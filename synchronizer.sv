==> flow/design.v <==
package pkg;
	parameter DATA_WIDTH = 32;
    parameter ADDR_WIDTH = 9;
endpackage : pkg
 import pkg::*;
 module synchronizer(
	input logic clk,rst,
	input logic [ADDR_WIDTH:0]d_in,
	output logic [ADDR_WIDTH:0]d_out
	); 
	logic [ADDR_WIDTH-1:0]q1;
	always@(posedge clk) begin
		if(!rst) begin
			q1 <= 0;
			d_out <= 0;
		end
		else begin
			q1 <= d_in;
			d_out <= q1;
		end
	end
endmodule
Tool chain data of synchronizer
What the tools print for synchronizer, step after step.
Line numbers count from 1 in the design file above.
Operators carry their Yosys type and port widths (W data, S select, Z words).
{"block": "inputs", "top_module": "synchronizer", "clk_port": "clk", "lib": "sky130hd", "corner": "tt_025C_1v80"}

After elaboration
Yosys after proc, flatten, opt, wreduce and memory -nomap, before mapping. Enables and synchronous resets that opt folds into registers are not counted as muxes. Memory bits, and registers merged into a memory's read port (data or address), are not among the register bits. Print and check cells are not counted. Equal cells are merged and count once.
{"block": "word_totals", "ff_bits": 19, "inputBits": 12, "output_inout_bits": 10, "word_cells": 3}

Longest topological paths
Depth = most cells in a row (Yosys ltp): at word level without a register or memory, in the mapped netlist without a sequential cell, where the memories' decode and read muxes count.
{"block": "depth", "depth_word": 0, "abc_area": 0, "ltp_mapped": 2, "ltp_nobuf": 1}

After synthesis
Yosys stat after the flow's synthesis: flattened, memories mapped to cells. It holds for the ABC_AREA given above (unset counts as 0); a run with the other value may have another netlist.
The area totals of this step are shown rounded.
{"block": "mapped", "stdcells": 39, "synth_area_um2": 513.0, "sequential_area_um2": 360.3, "ffs": 18, "buffers": 2}
{"block": "by_type", "cell_type": "sky130_fd_sc_hd__dfxtp_1", "n": 18, "type_area_um2": 360.346}
{"block": "by_type", "cell_type": "sky130_fd_sc_hd__and2_2", "n": 14, "type_area_um2": 105.101}
{"block": "by_type", "cell_type": "sky130_fd_sc_hd__and2_1", "n": 4, "type_area_um2": 25.024}
{"block": "by_type", "cell_type": "sky130_fd_sc_hd__buf_6", "n": 1, "type_area_um2": 11.261}
{"block": "by_type", "cell_type": "sky130_fd_sc_hd__buf_4", "n": 1, "type_area_um2": 7.507}
{"block": "by_type", "cell_type": "sky130_fd_sc_hd__conb_1", "n": 1, "type_area_um2": 3.754}

Path before layout
OpenSTA on the mapped netlist: ideal clock, no wires. The path of least setup slack (recovery checks aside). Input and output delay are each 20% of the period. Register names are those of the netlist, which keeps one name where synthesis merged equal registers.
{"block": "synth_timing", "kind": "register to register", "start": "reg q1[0]", "end": "reg d_out[0]", "tclk_ns": 0.607, "setup_ns": 0.116, "launch_ns": 0.000, "t_arrival_ns": 0.434, "required_time_ns": 0.491, "path_slack_ns": 0.057, "delay_ns": 0.550, "path_stages": 2, "path_buffers": 0, "synth_period_reached_ns": 0.55}
"delay_ns" is the arrival time less input delay plus setup time.
"path_stages" counts driving pins, that of a launching flip-flop among them; a cell with two outputs on the path counts twice.
"synth_period_reached_ns" = period - worst setup slack (recovery checks aside). The figure is calculated, with input and output delays left at 20% of the set period.
{"block": "synth_between", "cell_sequence": "sky130_fd_sc_hd__dfxtp_1 > sky130_fd_sc_hd__and2_2", "elab_chain_cells": 0, "cells_between": 0, "cone_lines": 0}
{"block": "synth_lines", "item": "start: declaration", "line": 11, "source": "logic [ADDR_WIDTH-1:0]q1;"}
{"block": "synth_lines", "item": "start: assignment", "line": 14, "source": "q1 <= 0;"}
{"block": "synth_lines", "item": "start: assignment", "line": 18, "source": "q1 <= d_in;"}
{"block": "synth_lines", "item": "end: assignment", "line": 15, "source": "d_out <= 0;"}
{"block": "synth_lines", "item": "end: assignment", "line": 19, "source": "d_out <= q1;"}
{"block": "synth_lines", "item": "end: declaration", "line": 9, "source": "output logic [ADDR_WIDTH:0]d_out"}

Path in the finished layout
From the final timing report of run 1: the path of least setup slack in the routed layout; clock arrival at registers is part of the times.
{"block": "layout_timing", "kind": "register to output", "start": "reg d_out[4]", "end": "out d_out[4]", "tclk_ns": 1.07, "out_delay_ns": 0.21, "launch_ns": 0.28, "t_arrival_ns": 0.72, "required_time_ns": 0.86, "path_slack_ns": 0.14, "path_stages": 2, "path_buffers": 1}
{"block": "layout_between", "cell_sequence": "sky130_fd_sc_hd__dfxtp_2 > sky130_fd_sc_hd__buf_6", "elab_chain_cells": 0, "cells_between": 0, "cone_lines": 0}
{"block": "layout_lines", "item": "start: declaration", "line": 9, "source": "output logic [ADDR_WIDTH:0]d_out"}
{"block": "layout_lines", "item": "start: assignment", "line": 15, "source": "d_out <= 0;"}
{"block": "layout_lines", "item": "start: assignment", "line": 19, "source": "d_out <= q1;"}
{"block": "layout_lines", "item": "end: declaration", "line": 9}

Appendix: measured runs

Below are 2 stored runs of the flow (Yosys, OpenROAD; platform sky130hd) on synchronizer, each with its settings and what was measured, unordered. Constraints: input delay and output delay 20% of the set period each, output load 0.01 pF.
"achieved_period_ns": clock period set for the run, less the worst setup slack. It is reckoned from that one timing run; input and output delays stay at 20% of the period that was set.
"worst_setup_path_time_ns" means the part of the period allowed to the worst setup path (the constraints hold back 20% at inputs and 20% at outputs) less its slack; where the path has registers, the arrival times of their clocks count too.
"totalPower_uw" rests on the timing tool's default activity at the inputs, not on a simulated workload.
Measured values are rounded.

{"run": "run 1", "settings": { "period_ns": 1.07, "CORE_UTILIZATION": 28, "SETUP_SLACK_MARGIN": 0.16, "PLACE_DENSITY_LB_ADDON": 0.17, "CELL_PAD_IN_SITES_GLOBAL_PLACEMENT": 2, "CELL_PAD_IN_SITES_DETAIL_PLACEMENT": 1, "ABC_AREA": 0, "CTS_CLUSTER_SIZE": 17, "MIN_ROUTING_LAYER": "met2", "MAX_ROUTING_LAYER": "met5", "CAP_MARGIN": 20, "CORE_MARGIN": 2, "SLEW_MARGIN": 20 }, "results": { "dieArea_um2": 2191, "totalPower_uw": 1120, "yosys_chip_area_um2": 513.0, "total_negative_slack_ns": 0.000, "utilization_pct": 42.3, "worstSetupSlack_ns": 0.140, "fin_hold_ws_ns": 0.454, "post_route_stdcell_area_um2": 730.7, "worst_setup_path_time_ns": 0.72, "path_kind": "register to output", "achieved_period_ns": 0.930 }}
{"run": "run 2", "settings": { "period_ns": 0.827, "CORE_UTILIZATION": 23, "SETUP_SLACK_MARGIN": 0.19, "PLACE_DENSITY_LB_ADDON": 0.26, "CORE_MARGIN": 9, "TNS_END_PERCENT": 10, "GPL_ROUTABILITY_DRIVEN": 0, "CAP_MARGIN": 20, "SLEW_MARGIN": 20 }, "results": { "post_route_stdcell_area_um2": 749.5, "totalPower_uw": 1558, "worst_setup_path_time_ns": 0.72, "path_kind": "register to output", "worstSetupSlack_ns": -0.061, "total_negative_slack_ns": -0.474, "utilization_pct": 36.7, "achieved_period_ns": 0.888, "dieArea_um2": 4254, "yosys_chip_area_um2": 513.0, "fin_hold_ws_ns": 0.382 }}
